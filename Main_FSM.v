==> flow/design.v <==
`timescale 1ns / 1ps
module Main_FSM(
	input clk,
	input reset,
	input Ubtn,  
	input Dbtn,  
	input Lbtn,  
	input Rbtn,  
	output reg [6:0] SSG_D,  
	output [2:0] SSG_EN 	 
	);
	parameter IDLE = 4'b0000; 	 
	parameter ST0 = 4'b0001; 	 
	parameter ST1 = 4'b0010; 	 
	parameter ST2 = 4'b0011; 	 
	parameter ST3 = 4'b0100; 	 
	parameter E1 = 4'b0101; 	 
	parameter E2 = 4'b0110; 	 
	parameter E3 = 4'b0111; 	 
	parameter E4 = 4'b1000; 	 
    reg [3:0] c_state ;		 
	reg [3:0] n_state ;		 
	wire Ue, De, Le, Re;
	wire Uin, nUin, Lin, nLin, Rin, nRin, anyIN;
	assign Uin = Ue & !(De | Le | Re);  
	assign nUin = !Ue & (De | Le | Re);
	assign Lin = Le & !(Ue | De | Re);
	assign nLin = !Le & (Ue | De | Re);
	assign Rin = Re & !(Ue | De | Le);
	assign nRin = !Re & (Ue | De | Le);
	assign anyIN = Ue | De | Le | Re;
	button_FSM Up_pushed (clk, reset, Ubtn, Ue);
	button_FSM Dn_pushed (clk, reset, Dbtn, De);
	button_FSM Lf_pushed (clk, reset, Lbtn, Le);
	button_FSM Rt_pushed (clk, reset, Rbtn, Re);
	always @(posedge clk)  
	begin
	if (reset) c_state <= IDLE;
	else c_state <= n_state;
	end
	always @(*) 
	begin
	case (c_state)
	IDLE : if (Uin) n_state = ST0;
	       else if (nUin) n_state = E1;
	       else n_state = IDLE;
	ST0 : if (Lin) n_state = ST1;
	      else if (nLin) n_state = E2;
	      else n_state = ST0;
	ST1 : if (Lin) n_state = ST2;
	      else if (nLin) n_state = E3;
	      else n_state = ST1;
	ST2 : if (Rin) n_state = ST3;
	      else if (nRin) n_state = E4;
	      else n_state = ST2;
	ST3 : if (reset) n_state = IDLE;
	      else n_state = ST3;
	E1 : if (anyIN) n_state = E2;
	     else n_state = E1;
	E2 : if (anyIN) n_state = E3;
	     else n_state = E2;
	E3 : if (anyIN) n_state = E4;
	     else n_state = E3;
	E4 : if (reset) n_state = IDLE;
	     else n_state = E4;
	default : n_state = IDLE;
	endcase
	end
	always @(*)
	begin
	case (c_state)
	IDLE : SSG_D = 7'b1000000;	 
	ST0 : SSG_D = 7'b1111001; 	 
	ST1 : SSG_D = 7'b0100100; 	 
	ST2 : SSG_D = 7'b0110000;	 
	ST3 : SSG_D = 7'b0010000; 	 
	E1 : SSG_D = 7'b0011001; 	 
	E2 : SSG_D = 7'b0010010; 	 
	E3 : SSG_D = 7'b0000000; 	 
	E4 : SSG_D = 7'b0000110;
	default : SSG_D = 7'b1111111;  
	endcase
	end
	assign SSG_EN = 3'b111;  
endmodule
`timescale 1ns / 1ps
module button_FSM(
    input clk,
    input reset,
    input button,
	output button_pushed
    );
    parameter   IDLE    =   2'b00;
    parameter   ST0     =   2'b01;
    parameter   ST1     =   2'b11;
    reg   [1:0]     c_state ;
    reg   [1:0]     n_state ;
    always@(*)begin
    case(c_state)
    IDLE:   if(button == 1'b1)
            n_state = ST0;
            else 
            n_state = IDLE;
    ST0:    if(button == 1'b0)
            n_state = ST1;
            else 
            n_state = ST0;
    ST1:    n_state = IDLE;    
    default: n_state = IDLE;      
    endcase
    end
    always@(posedge clk or posedge reset)
    if(reset) c_state  <=  IDLE;
    else c_state <=  n_state;
  assign  button_pushed = (c_state == ST1)? 1'b1  : 1'b0;  
endmodule
From RTL to reports: Main_FSM
Tool output for the design above, in the order of the flow.
Line numbers count from 1 in the design file above.
{"block": "design", "top": "Main_FSM", "clock": "clk", "cell_library": "sky130hd", "lib_corner": "tt_025C_1v80"}

After elaboration
Source: Yosys, flattened and elaborated, memories not mapped. Widths are those after wreduce. Print and check cells do not count. Equal cells are merged and count once.
Memory sizes are those after Yosys's memory passes, which may raise the word count (mostly to a power of two), join words into wider ones and drop unused or constant bits.
{"block": "bits", "reg_bits": 12, "mem_bits_ro": 112, "clocked_rd_ports_x_width": 7, "n_memories": 1, "inputBits": 6, "output_inout_bits": 10, "wordCells": 74}
{"block": "memory_table", "memory": "(no name shown)", "words": 16, "width": 7, "read_ports": 1, "write_ports": 0, "line_no": 71, "text": "case (c_state)"}
{"block": "classes", "n_eq": 16, "muxes": 29, "n_logic": 12, "reduce_and_logical": 11}
{"block": "op_table", "cell": "4-bit parallel mux with 9-bit select", "count": 1}
{"block": "op_table", "cell": "3-bit 2-to-1 mux", "count": 6}
{"block": "op_table", "cell": "4-bit by 3-bit == test with 1-bit output with constant B", "count": 4}
{"block": "op_table", "cell": "2-bit parallel mux with 2-bit select", "count": 4}
{"block": "op_table", "cell": "4-bit 2-to-1 mux", "count": 4}
{"block": "op_table", "cell": "2-bit 2-to-1 mux", "count": 5}
{"block": "op_table", "cell": "1-bit 2-to-1 mux", "count": 9}
{"block": "op_table", "cell": "2-bit by 1-bit == test with 1-bit output with constant B", "count": 4}
{"block": "op_table", "cell": "2-bit == test with constant B", "count": 4}
{"block": "op_table", "cell": "2-bit logical NOT", "count": 4}
{"block": "op_table", "cell": "4-bit by 2-bit == test with 1-bit output with constant B", "count": 2}
{"block": "op_table", "cell": "1-bit bitwise AND", "count": 6}
{"block": "op_table", "cell": "1-bit bitwise OR", "count": 6}
{"block": "op_table", "cell": "1-bit logical NOT", "count": 6}
{"block": "op_table", "cell": "4-bit by 1-bit == test with 1-bit output with constant B", "count": 1}
{"block": "op_table", "cell": "4-bit == test with constant B", "count": 1}
{"block": "op_table", "cell": "4-bit logical NOT", "count": 1}

Depth
Longest topological path by Yosys (ltp), each cell counted once; first at word level (registers and memories cut), then after technology mapping (sequential cells cut; the memories' decode and read muxes count).
{"block": "depth", "depth_word": 9, "abc_area": 0, "mapped_depth": 9}

Synthesis result
Source: synth_stat.txt of the flow (Yosys; design flattened, memories mapped). It holds for the ABC_AREA given above (unset counts as 0); a run with the other value may have another netlist.
{"block": "synth_totals", "cells": 115, "yosys_area_um2": 1124.8, "ff_cells": 22, "n_buf": 8}
{"block": "by_type", "cell_type": "sky130_fd_sc_hd__dfrtp_1", "count": 8, "type_area_um2": 200.192}
{"block": "by_type", "cell_type": "sky130_fd_sc_hd__dfxtp_1", "count": 10, "type_area_um2": 200.192}
{"block": "by_type", "cell_type": "sky130_fd_sc_hd__dfstp_2", "count": 4, "type_area_um2": 105.101}
{"block": "by_type", "cell_type": "sky130_fd_sc_hd__ha_1", "count": 6, "type_area_um2": 75.072}
{"block": "by_type", "cell_type": "sky130_fd_sc_hd__inv_1", "count": 12, "type_area_um2": 45.043}
{"block": "by_type", "cell_type": "sky130_fd_sc_hd__nor2b_1", "count": 5, "type_area_um2": 31.28}
{"block": "by_type", "cell_type": "sky130_fd_sc_hd__buf_4", "count": 4, "type_area_um2": 30.029}
{"block": "by_type", "cell_type": "sky130_fd_sc_hd__nor2_1", "count": 7, "type_area_um2": 26.275}
{"block": "by_type", "cell_type": "sky130_fd_sc_hd__nand2b_1", "count": 4, "type_area_um2": 25.024}
{"block": "by_type", "cell_type": "sky130_fd_sc_hd__o21ai_0", "count": 5, "type_area_um2": 25.024}
{"block": "by_type", "cell_type": "sky130_fd_sc_hd__a21o_1", "count": 3, "type_area_um2": 22.522}
{"block": "by_type", "cell_type": "sky130_fd_sc_hd__o21a_1", "count": 3, "type_area_um2": 22.522}
{"block": "by_type", "cell_type": "sky130_fd_sc_hd__mux2i_1", "count": 2, "type_area_um2": 20.019}
{"block": "by_type", "cell_type": "sky130_fd_sc_hd__nor3_1", "count": 4, "type_area_um2": 20.019}
{"block": "by_type", "cell_type": "sky130_fd_sc_hd__or3_1", "count": 3, "type_area_um2": 18.768}
{"block": "by_type", "cell_type": "sky130_fd_sc_hd__a2bb2oi_2", "count": 1, "type_area_um2": 15.014}
{"block": "by_type", "cell_type": "sky130_fd_sc_hd__buf_2", "count": 3, "type_area_um2": 15.014}
{"block": "by_type", "cell_type": "sky130_fd_sc_hd__nand2_1", "count": 4, "type_area_um2": 15.014}
Not listed: further types 24, cells in them 27.
The figures by module come from a second, unflattened synthesis with its own total; it is not the netlist above.
{"block": "hier_totals", "cells_unflattened": 118, "area_unflattened_um2": 1141.1}
Rows give one instance, submodules left out.
{"block": "by_module", "mod": "Main_FSM", "instances": 1, "n_cells": 82, "area_um2": 710.7}
{"block": "by_module", "mod": "button_FSM", "instances": 4, "n_cells": 9, "area_um2": 107.6}

Path before layout
OpenSTA on the mapped netlist: ideal clock, no wires. The path of least setup slack (recovery checks aside). Input and output delay are each 20% of the period. Register names are those of the netlist, which keeps one name where synthesis merged equal registers.
{"block": "synth_timing", "path_kind": "register to register", "startpoint": "register Rt_pushed.c_state", "endpoint": "register (no name shown)", "period_ns": 2.41, "setup_ns": 0.084, "arrival_time_ns": 1.939, "required_time_ns": 2.326, "slack_ns": 0.387, "path_delay_ns": 2.023, "driving_pins": 8, "n_path_buf": 0, "period_less_setup_slack_ns": 2.023}
"path_delay_ns" is the arrival time less input delay plus setup time.
"driving_pins": output pins that drive a net of the path, with the launching flip-flop's if there is one; two outputs of one cell count as two.
"period_less_setup_slack_ns" = period - worst setup slack (recovery checks aside). The figure is calculated, with input and output delays left at 20% of the set period.
Where an end lacks its bit number, it is one bit of the signal, or one of the new flip-flops if synthesis recoded a state register.
Between the ends stands the longest chain of elaborated cells between them, by number of cells; it is not shown to be the way that was timed. Of several equally long chains one is given.
Each line given opens the expression or statement behind the cell; cells for indexed reads and writes are added by Yosys, which also makes memories of some case tables.
{"block": "synth_between", "cell_sequence": "sky130_fd_sc_hd__dfrtp_1 > sky130_fd_sc_hd__or3_1 > sky130_fd_sc_hd__ha_1 > sky130_fd_sc_hd__mux2_1 > sky130_fd_sc_hd__o21ai_2 > sky130_fd_sc_hd__a2bb2oi_2 > sky130_fd_sc_hd__and2_4 > sky130_fd_sc_hd__o31ai_2", "elab_chain_cells": 8, "cells_between": 27}
{"block": "synth_rtl", "element": "start, declared", "line_no": 96, "text": "reg   [1:0]     c_state ;"}
{"block": "synth_rtl", "element": "start, assigned", "line_no": 113, "text": "if(reset) c_state  <=  IDLE;"}
{"block": "synth_rtl", "element": "start, assigned", "line_no": 114, "text": "else c_state <=  n_state;"}
{"block": "synth_rtl", "element": "2-bit == test", "line_no": 115, "text": "assign  button_pushed = (c_state == ST1)? 1'b1  : 1'b0;"}
{"block": "synth_rtl", "element": "1-bit 2-to-1 mux", "line_no": 115}
{"block": "synth_rtl", "element": "1-bit logical NOT", "line_no": 30, "text": "assign nRin = !Re & (Ue | De | Le);"}
{"block": "synth_rtl", "element": "1-bit bitwise AND", "line_no": 30}
{"block": "synth_rtl", "element": "4-bit 2-to-1 mux", "line_no": 54, "text": "else if (nRin) n_state = E4;"}
{"block": "synth_rtl", "element": "4-bit 2-to-1 mux", "line_no": 53, "text": "ST2 : if (Rin) n_state = ST3;"}
{"block": "synth_rtl", "element": "4-bit parallel mux with 9-bit select", "line_no": 43, "text": "case (c_state)"}
{"block": "synth_rtl", "element": "4-bit 2-to-1 mux"}

Worst path after layout
From the final timing report of job 1: the path of least setup slack in the routed layout; clock arrival at registers is part of the times.
{"block": "layout_timing", "path_kind": "register to register", "startpoint": "register Rt_pushed.c_state", "endpoint": "register (no name shown)", "period_ns": 1.57, "setup_ns": 0.07, "arrival_time_ns": 2.25, "required_time_ns": 1.80, "slack_ns": -0.44, "driving_pins": 8, "n_path_buf": 0}
Where an end lacks its bit number, it is one bit of the signal, or one of the new flip-flops if synthesis recoded a state register.
Between the ends stands the longest chain of elaborated cells between them, by number of cells; it is not shown to be the way that was timed. Of several equally long chains one is given.
{"block": "layout_between", "cell_sequence": "sky130_fd_sc_hd__dfrtp_1 > sky130_fd_sc_hd__or3_4 > sky130_fd_sc_hd__ha_4 > sky130_fd_sc_hd__mux2_4 > sky130_fd_sc_hd__o21ai_4 > sky130_fd_sc_hd__a2bb2oi_4 > sky130_fd_sc_hd__and2_4 > sky130_fd_sc_hd__o221ai_1", "elab_chain_cells": 8, "cells_between": 27}
{"block": "layout_rtl", "element": "start, declared", "line_no": 96, "text": "reg   [1:0]     c_state ;"}
{"block": "layout_rtl", "element": "start, assigned", "line_no": 113, "text": "if(reset) c_state  <=  IDLE;"}
{"block": "layout_rtl", "element": "start, assigned", "line_no": 114, "text": "else c_state <=  n_state;"}
{"block": "layout_rtl", "element": "2-bit == test", "line_no": 115, "text": "assign  button_pushed = (c_state == ST1)? 1'b1  : 1'b0;"}
{"block": "layout_rtl", "element": "1-bit 2-to-1 mux", "line_no": 115}
{"block": "layout_rtl", "element": "1-bit logical NOT", "line_no": 30, "text": "assign nRin = !Re & (Ue | De | Le);"}
{"block": "layout_rtl", "element": "1-bit bitwise AND", "line_no": 30}
{"block": "layout_rtl", "element": "4-bit 2-to-1 mux", "line_no": 54, "text": "else if (nRin) n_state = E4;"}
{"block": "layout_rtl", "element": "4-bit 2-to-1 mux", "line_no": 53, "text": "ST2 : if (Rin) n_state = ST3;"}
{"block": "layout_rtl", "element": "4-bit parallel mux with 9-bit select", "line_no": 43, "text": "case (c_state)"}
{"block": "layout_rtl", "element": "4-bit 2-to-1 mux"}

Memo
Re: implementation data of Main_FSM

Settings and measured results of 2 stored flow runs for module Main_FSM (sky130hd), not sorted in any way. The constraints put input and output delay at 20% of the set period each and load the outputs with 0.01 pF.
"timing.achieved_period_ns" is the run's clock period less its worst setup slack. It is reckoned from that one timing run; input and output delays stay at 20% of the period that was set.
"critical_path_time_ns" is the time allowed to the run's worst setup path (the clock period less input and output delay, where it has them) less its slack. Clock arrival times count: a late capture clock shortens it, a late launch clock lengthens it.
"power_w": no workload was simulated; the value follows from the tool's default switching activity.

{"run": "job 1", "settings": { "period_ns": 1.57, "CAP_MARGIN": 20, "CORE_MARGIN": 2, "CORE_UTILIZATION": 40, "SLEW_MARGIN": 20 }, "results": { "utilization_frac": 0.57, "power_w": 0.001778, "fin_ws_ns": -0.442, "timing.achieved_period_ns": 2.012, "die_footprint_um2": 3252.4, "total_negative_slack_ns": -3.257, "yosys_chip_area_um2": 1124.8, "post_route_stdcell_area_um2": 1544.0, "critical_path_time_ns": 2.01, "worstPathKind": "register to register" }}
{"run": "job 2", "settings": { "period_ns": 1.92, "CORE_UTILIZATION": 70, "SETUP_SLACK_MARGIN": -0.13, "PLACE_DENSITY": 0.91, "CELL_PAD_IN_SITES_GLOBAL_PLACEMENT": 3, "CTS_CLUSTER_SIZE": 92, "CTS_CLUSTER_DIAMETER": 335, "MIN_ROUTING_LAYER": "met2", "CAP_MARGIN": 20, "CORE_MARGIN": 2, "SLEW_MARGIN": 20 }, "outcome": "incomplete, placement halted on GPL-0301"}
